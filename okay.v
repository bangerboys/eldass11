==> flow/design.v <==
`timescale 1ns / 1ps
module okay(
	input [3:0] multiplicand,
    input [3:0] multiplier,
    output reg [7:0] product,
	 input clock,
	 input start,
	 output busy
	 );
	 always@(posedge start)
	 begin
		product = $signed(multiplicand) * $signed(multiplier);
	end
endmodule
== Step by step through the tools: okay ==
What the tools print for okay, step after step.
Line numbers count from 1 in the design file above.
Library cell names are shortened.
A cell with - has no value.
Design
  top: okay
  clock input: start
  standard-cell library: sky130hd
  library corner: tt_025C_1v80

== Elaborated design ==
Source: Yosys, flattened and elaborated, memories not mapped. Widths are those after wreduce; folded enables and synchronous resets count as part of the registers. Registers that Yosys merges into a memory's read port (data or address) are not register bits. Print and check cells do not count. Equal cells are merged and count once.
Storage and ports
  flip-flop bits (word level): 8
  input bits: 10
  elaborated cells: 2
Cells by class
  $mul: 1
Operators with widths (count)
  4-bit by 4-bit multiplier with 8-bit output: 1

== Longest topological paths ==
Depth = most cells in a row (Yosys ltp): at word level without a register or memory, in the mapped netlist without a sequential cell, where the memories' decode and read muxes count.
Depth
  depth in word-level cells: 1
  ABC_AREA: 0
  mapped depth: 11
  depth with buffers taken out: 11

== After synthesis ==
Source: synth_stat.txt of the flow (Yosys; design flattened, memories mapped). It holds for the ABC_AREA given above (unset counts as 0); a run with the other value may have another netlist.
Cell types
  fa_1: count 9, area in all 180.173 µm²
  dfxtp_1: count 8, area in all 160.154 µm²
  ha_1: count 12, area in all 150.144 µm²
  and2_1: count 9, area in all 56.304 µm²
  inv_1: count 12, area in all 45.043 µm²
  xnor2_1: count 3, area in all 26.275 µm²
  xnor3_1: count 1, area in all 22.522 µm²
  xnor2_2: count 1, area in all 16.266 µm²
  a21o_1: count 2, area in all 15.014 µm²
  a21oi_1: count 2, area in all 10.01 µm²
  xor2_1: count 1, area in all 8.758 µm²
  buf_4: count 1, area in all 7.507 µm²
  nand2_1: count 2, area in all 7.507 µm²
  nor2_1: count 2, area in all 7.507 µm²
  o21bai_1: count 1, area in all 7.507 µm²
  nand2_2: count 1, area in all 6.256 µm²
  nand2b_1: count 1, area in all 6.256 µm²
  conb_1: count 1, area in all 3.754 µm²
Mapped netlist
  cell count: 69
  chip area (Yosys): 737.0 µm²
  flip-flops: 8
  buffers: 1

== Worst setup path after synthesis ==
OpenSTA on the mapped netlist: ideal clock, no wires. The path of least setup slack (recovery checks aside). Input and output delay are each 20% of the period. Register names are those of the netlist, which keeps one name where synthesis merged equal registers.
Timing post-synthesis
  path kind: input to register
  start: input port multiplicand[0]
  end: register (no name shown)
  period: 6.5 ns
  external input delay: 1.300 ns
  library setup time: 0.120 ns
  arrival time: 3.995 ns
  data required time: 6.380 ns
  setup slack: 2.385 ns
  path delay: 2.815 ns
  driving pins on the path: 10
  path buffers: 0
  period reached after synthesis: 4.115 ns
"path delay" = arrival - input delay + setup time.
"driving pins on the path" counts driving pins, that of a launching flip-flop among them; a cell with two outputs on the path counts twice.
"period reached after synthesis" = period - worst setup slack (recovery checks aside). The figure is calculated, with input and output delays left at 20% of the set period.
The rows between start and end are the longest chain of elaborated cells between them; the timing report does not say that the signal goes this way. Where chains are equally long, one stands for them.
A line is the first line of the expression or statement that the cell stems from. Yosys adds cells for indexed reads and writes and turns some case tables into memories.
On the way, post-synthesis
  path through: nand2b_1 -> fa_1 -> fa_1 -> fa_1 -> inv_1 -> ha_1 -> fa_1 -> a21o_1 -> a21oi_1 -> xnor2_1
  cells in the longest elaborated chain: 1
RTL lines, path post-synthesis
  start, declared: line 3  | input [3:0] multiplicand,
  4-bit by 4-bit multiplier with 8-bit output: line 12
  end, assigned: line 12
  end, declared: line 5

== Path in the finished layout ==
Path of least setup slack in the final report of stored run 1 (OpenROAD, finished layout, wires in). Where an end is a register, its clock arrival counts in the times.
Timing post-layout
  path kind: input to register
  start: input port multiplicand[0]
  end: register (no name shown)
  period: 3.93 ns
  external input delay: 0.79 ns
  library setup time: 0.07 ns
  arrival time: 3.45 ns
  data required time: 4.11 ns
  setup slack: 0.66 ns
  driving pins on the path: 11
  path buffers: 1
The rows between start and end are the longest chain of elaborated cells between them; the timing report does not say that the signal goes this way. Where chains are equally long, one stands for them.
On the way, post-layout
  path through: buf_6 -> nand2b_4 -> fa_1 -> fa_1 -> fa_1 -> inv_2 -> ha_4 -> fa_2 -> a21o_1 -> a21oi_2 -> xnor2_1
  cells in the longest elaborated chain: 1
RTL lines, path post-layout
  start, declared: line 3  | input [3:0] multiplicand,
  4-bit by 4-bit multiplier with 8-bit output: line 12
  end, assigned: line 12
  end, declared: line 5

Appendix: measured runs

Below are 2 stored runs of the flow (Yosys, OpenROAD; platform sky130hd) on okay, each with its settings and what was measured, unordered. Constraints: input delay and output delay 20% of the set period each, output load 0.01 pF.
"achieved clock period (ns)" = clock period - worst setup slack. The figure is calculated, with input and output delays left at 20% of the set period.
"worst setup path time (ns)" is the time allowed to the run's worst setup path (the clock period less input and output delay, where it has them) less its slack. Clock arrival times count: a late capture clock shortens it, a late launch clock lengthens it.

settings of stored run 1
{
  "period_ns": 3.93,
  "SETUP_SLACK_MARGIN": 1.1,
  "CAP_MARGIN": 20,
  "CORE_MARGIN": 2,
  "CORE_UTILIZATION": 40,
  "SLEW_MARGIN": 20
}
report of stored run 1
yosys chip area after synthesis (um^2): 737.0
finish__design__die__area: 2202.0
finish__design__instance__area__stdcell: 1061.0
finish__timing__setup__ws: 0.656
finish__timing__hold__ws: 0.756
achieved clock period (ns): 3.274
worst setup path time (ns): 2.49
worst setup path kind: input to register

settings of stored run 2
{
  "period_ns": 5.9,
  "CORE_UTILIZATION": 25,
  "SETUP_SLACK_MARGIN": 1.42,
  "PLACE_DENSITY": 0.63,
  "CELL_PAD_IN_SITES_GLOBAL_PLACEMENT": 3,
  "CELL_PAD_IN_SITES_DETAIL_PLACEMENT": 1,
  "TNS_END_PERCENT": 10,
  "GPL_TIMING_DRIVEN": 1,
  "CTS_CLUSTER_DIAMETER": 68,
  "CAP_MARGIN": 40,
  "CORE_MARGIN": 2,
  "SLEW_MARGIN": 20
}
report of stored run 2
yosys chip area after synthesis (um^2): 737.0
finish__design__die__area: 3398.3
finish__design__instance__area__stdcell: 954.7
finish__timing__setup__ws: 1.611
finish__timing__hold__ws: 1.585
achieved clock period (ns): 4.289
worst setup path time (ns): 3.11
worst setup path kind: input to register
